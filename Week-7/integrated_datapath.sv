==> flow/design.v <==
module integrated_datapath(input clk,
                         input rst_n,
                         input logic [7:0] data_in,
                         input logic [7:0] instr,
                         output logic [7:0] data_out);
  logic [7:0] in_q;
  logic [7:0] stage_q;
  logic [7:0] d_out;
  logic [7:0] pc;
  logic [1:0] op;
  io_reg in_reg(.clk(clk),.rst_n(rst_n),.d(data_in),.q(in_q));
  control_decode ctrl_d(.clk(clk),.rst_n(rst_n),.instr(instr),.op(op));
  counter_unit count_pc(.clk(clk),.rst_n(rst_n),.en(1'b1),.count(pc));
  datapath_slice dp_s(.a(in_q),.b(pc),.op(op),.y(d_out));
  io_reg stage_reg(.clk(clk),.rst_n(rst_n),.d(d_out),.q(stage_q));
  io_reg out_reg(.clk(clk),.rst_n(rst_n),.d(stage_q),.q(data_out));
endmodule
module io_reg(input clk,
                 input rst_n,
                 input logic [7:0] d,
                 output logic [7:0] q);
  always_ff @(posedge clk or negedge rst_n) begin
    if(!rst_n)
      q<=8'b0;
    else
      q<=d;
  end
endmodule
module datapath_slice(input [7:0] a,
                      input [7:0] b,
                      input [1:0] op,
                      output logic [7:0] y);
  always_comb begin
    y=8'b0;
    case(op)
      2'b00: y=a+b;
      2'b01: y=a-b;
      2'b10: y=a&b;
      2'b11: y=a|b;
    endcase
  end
endmodule
module control_decode(input clk,
                      input rst_n,
                      input logic [7:0] instr,
                      output logic [1:0] op);
  always_ff @(posedge clk or negedge rst_n) begin
    if(!rst_n)
      op<=2'b0;
    else
      op<=instr[7:6];
  end
endmodule
module counter_unit(input clk,
                    input rst_n,
                    input en,
                    output logic [7:0] count);
  always_ff @(posedge clk or negedge rst_n) begin
    if(!rst_n)
      count<=8'b0;
    else if(en)
      count<=count+1;
  end
endmodule
# Step by step through the tools: integrated_datapath
# What the tools print for integrated_datapath, step after step.
# Lines are those of the file above, counted from 1.
# Library cell names are shortened.
setup:
  top: "integrated_datapath"
  clock_port: "clk"
  library: "sky130hd"
  corner: "tt_025C_1v80"

# After elaboration
# Source: Yosys, flattened and elaborated, memories not mapped. Widths are those after wreduce; folded enables and synchronous resets count as part of the registers. Registers that Yosys merges into a memory's read port (data or address) are not register bits. Print and check cells do not count. Equal cells are merged and count once.
classes:
  n_addsub: 3
  equal: 3
  n_mux: 1
  bitwise: 2
  reduce_and_logical: 1
ops:
  columns: ["cell", "count"]
  rows:
  - ["case mux 8 bit (select 4 bit)", 1]
  - ["adder 8 x 1 -> 8 bit (second input constant)", 1]
  - ["adder 8 bit", 1]
  - ["subtractor 8 bit", 1]
  - ["bitwise AND 8 bit", 1]
  - ["bitwise OR 8 bit", 1]
  - ["equality test 2 bit (second input constant)", 2]
  - ["equality test 2 x 1 -> 1 bit (second input constant)", 1]
  - ["zero test 2 bit", 1]
bits:
  regBits: 34
  out_inout_bits: 8
  word_cells: 15

# Depth
# Depth = most cells in a row (Yosys ltp): at word level without a register or memory, in the mapped netlist without a sequential cell, where the memories' decode and read muxes count.
logic_depth:
  ltp_word: 2
  ABC_AREA: 1
  mapped_depth: 18
  ltp_nobuf: 18

# Netlist
# The flow's flattened synthesis, as Yosys stat reports it; memories are mapped. The netlist is that of the ABC_AREA named above (0 if unset); the other value can give another one.
synth_totals:
  cell_count: 178
  yosys_area_um2: 1691.6
  sequential_area_um2: 850.8
  ffs: 34
types:
  columns: ["type", "count"]
  rows:
  - ["dfrtp_1", 34]
  - ["ha_1", 11]
  - ["nand2_1", 32]
  - ["xor2_1", 11]
  - ["nand3_1", 18]
  - ["inv_1", 21]
  - ["a21oi_1", 10]
  - ["nor2_1", 12]
  - ["o21ai_0", 5]
  - ["buf_6", 2]
  - ["fa_1", 1]
  - ["nand3_2", 2]
  - ["nor3_2", 2]
  - ["o211ai_1", 2]
  - ["a31oi_1", 2]
  - ["nand2_4", 1]
  - ["nor2_4", 1]
  - ["nor3_1", 2]
# Other cell types: 8; their cells: 9.

# Path before layout
# OpenSTA on the mapped netlist: ideal clock, no wires. The path of least setup slack (recovery checks aside). Input and output delay are each 20% of the period. Register names are those of the netlist, which keeps one name where synthesis merged equal registers.
synth_timing:
  kind: "reg2reg"
  startpoint: "register count_pc.count[0]"
  endpoint: "register stage_reg.q[7]"
  period_ps: 4360
  t_first_pin_ps: 0
  arrival_ps: 2063
  setup_slack_ps: 2178
  delay_ps: 2182
  driving_pins: 18
  path_buffers: 0
  period_less_setup_slack_ps: 2182
# "delay_ps" is the arrival time less input delay plus setup time.
# "driving_pins" counts driving pins, that of a launching flip-flop among them; a cell with two outputs on the path counts twice.
# "period_less_setup_slack_ps" is the clock period less the worst setup slack; recovery checks do not enter. This is arithmetic on one report: input and output delays are still those of the set period (20% each).
# The rows between start and end are the longest chain of elaborated cells between them; the timing report does not say that the signal goes this way. Where chains are equally long, one stands for them.
# Each line given opens the expression or statement behind the cell; cells for indexed reads and writes are added by Yosys, which also makes memories of some case tables.
synth_between:
  path_cell_list: "dfrtp_1 > inv_1 > ha_1 > inv_1 > nor3_2 > nand3_1 > nand2_1 > xor2_1 > inv_1 > ha_1 > nand2_1 > inv_1 > nand2_1 > nand2_1 > a21oi_1 > nand3_1 > nand3_1 > nand2_1"
  elab_chain_cells: 2
  cone_cells: 3
  cone_lines: 3
synth_lines:
  columns: ["item", "line", "text"]
  rows:
  - ["start: declaration", 57, "output logic [7:0] count);"]
  - ["start: assignment", 60, "count<=8'b0;"]
  - ["start: assignment", 62, "count<=count+1;"]
  - ["subtractor 8 bit", 37, "2'b01: y=a-b;"]
  - ["case mux 8 bit (select 4 bit)", 35, "case(op)"]
  - ["end: assignment", 24, "q<=8'b0;"]
  - ["end: assignment", 26, "q<=d;"]
  - ["end: declaration", 21, "output logic [7:0] q);"]

# Path in the finished layout
# From the final timing report of stored run 1: the path of least setup slack in the routed layout; clock arrival at registers is part of the times.
# The report prints the path's times to 10 ps; the period is as set.
layout_timing:
  kind: "reg2reg"
  startpoint: "register count_pc.count[0]"
  endpoint: "register stage_reg.q[7]"
  period_ps: 3370
  t_first_pin_ps: 280
  arrival_ps: 2390
  setup_slack_ps: 1150
  driving_pins: 17
  path_buffers: 0
# The rows between start and end are the longest chain of elaborated cells between them; the timing report does not say that the signal goes this way. Where chains are equally long, one stands for them.
layout_between:
  path_cell_list: "dfrtp_2 > inv_2 > ha_1 > inv_1 > nor3_2 > a21oi_1 > xor2_1 > inv_1 > ha_1 > nand2_1 > nand2_1 > nand2_1 > nand2_1 > a21oi_2 > nand3_1 > nand3_1 > nand2_1"
  elab_chain_cells: 2
  cone_cells: 3
  cone_lines: 3
layout_lines:
  columns: ["item", "line", "text"]
  rows:
  - ["start: declaration", 57, "output logic [7:0] count);"]
  - ["start: assignment", 60, "count<=8'b0;"]
  - ["start: assignment", 62, "count<=count+1;"]
  - ["subtractor 8 bit", 37, "2'b01: y=a-b;"]
  - ["case mux 8 bit (select 4 bit)", 35, "case(op)"]
  - ["end: assignment", 24, "q<=8'b0;"]
  - ["end: assignment", 26, "q<=d;"]
  - ["end: declaration", 21, "output logic [7:0] q);"]

integrated_datapath through Yosys and OpenROAD on sky130hd: 2 stored runs, unordered, with their settings and measured results. The constraints put input and output delay at 20% of the set period each and load the outputs with 0.01 pF.
By "timing.achieved_period_ps" is meant the clock period of the run minus its worst setup slack. This is arithmetic on one report: input and output delays are still those of the set period (20% each).
"worst_path_allowed_less_slack_ps" is the time allowed to the run's worst setup path (the clock period less input and output delay, where it has them) less its slack. Clock arrival times count: a late capture clock shortens it, a late launch clock lengthens it.
"power.total_uw": no workload was simulated; the value follows from the tool's default switching activity.
"worst_path_allowed_less_slack_ps" is given in steps of 10 ps.

--- stored run 1 ---
==> flow/run.sh <==
#!/bin/bash
# the make line also repeats the synthesis and layout settings of config.mk as NAME=value (left out here)
make -C /OpenROAD-flow-scripts/flow DESIGN_CONFIG=/design/flow/config.mk WORK_HOME=/design/flow/orfs CLKGATE_MAP_FILE= finish
==> flow/config.mk <==
export PLATFORM = sky130hd
export DESIGN_NAME = integrated_datapath
export DESIGN_NICKNAME = integrated_datapath
export VERILOG_FILES = /design/flow/design.v
export SDC_FILE = /design/flow/constraint.sdc
export NUM_CORES = 4
export LEC_CHECK = 0
export ABC_AREA = 1
export CAP_MARGIN = 20
export CELL_PAD_IN_SITES_DETAIL_PLACEMENT = 2
export CORE_ASPECT_RATIO = 1.38
export CORE_MARGIN = 4
export CORE_UTILIZATION = 20
export CTS_CLUSTER_DIAMETER = 163
export GPL_ROUTABILITY_DRIVEN = 1
export PLACE_DENSITY_LB_ADDON = 0.26
export SETUP_SLACK_MARGIN = 1.0
export SLEW_MARGIN = 40
==> flow/constraint.sdc <==
create_clock -name core_clock -period 3.37 [get_ports {clk}]
set_input_delay 0.6740 -clock core_clock [delete_from_list [all_inputs] [get_ports {clk}]]
set_output_delay 0.6740 -clock core_clock [all_outputs]
set_load 0.01 [all_outputs]

==> results, as YAML <==
results:
  setup_worst_slack_ps: 1147
  power.total_uw: 1039
  synth_area_um2: 1691.6
  worst_path_allowed_less_slack_ps: 2220
  critical_path_kind: "reg2reg"
  final_cell_area_um2: 2213.4
  post_route_util_frac: 0.268
  design.die.area_um2: 10012.7
  timing.achieved_period_ps: 2223
  total_negative_slack_ps: 0

--- stored run 2 ---
==> flow/run.sh <==
#!/bin/bash
# the make line also repeats the synthesis and layout settings of config.mk as NAME=value (left out here)
make -C /OpenROAD-flow-scripts/flow DESIGN_CONFIG=/design/flow/config.mk WORK_HOME=/design/flow/orfs CLKGATE_MAP_FILE= finish
==> flow/config.mk <==
export PLATFORM = sky130hd
export DESIGN_NAME = integrated_datapath
export DESIGN_NICKNAME = integrated_datapath
export VERILOG_FILES = /design/flow/design.v
export SDC_FILE = /design/flow/constraint.sdc
export NUM_CORES = 4
export LEC_CHECK = 0
export CAP_MARGIN = 20
export CELL_PAD_IN_SITES_DETAIL_PLACEMENT = 1
export CELL_PAD_IN_SITES_GLOBAL_PLACEMENT = 2
export CORE_ASPECT_RATIO = 0.71
export CORE_MARGIN = 2
export CORE_UTILIZATION = 24
export GPL_ROUTABILITY_DRIVEN = 0
export GPL_TIMING_DRIVEN = 0
export MAX_ROUTING_LAYER = met4
export PLACE_DENSITY = 0.81
export SETUP_SLACK_MARGIN = -0.28
export SLEW_MARGIN = 35
==> flow/constraint.sdc <==
create_clock -name core_clock -period 3.21 [get_ports {clk}]
set_input_delay 0.6420 -clock core_clock [delete_from_list [all_inputs] [get_ports {clk}]]
set_output_delay 0.6420 -clock core_clock [all_outputs]
set_load 0.01 [all_outputs]

==> results, as YAML <==
results:
  worst_path_allowed_less_slack_ps: 2930
  critical_path_kind: "reg2reg"
  power.total_uw: 982.9
  post_route_util_frac: 0.307
  total_negative_slack_ps: 0
  synth_area_um2: 1744.2
  final_cell_area_um2: 2189.6
  design.die.area_um2: 7975.0
  setup_worst_slack_ps: 278
  timing.achieved_period_ps: 2932
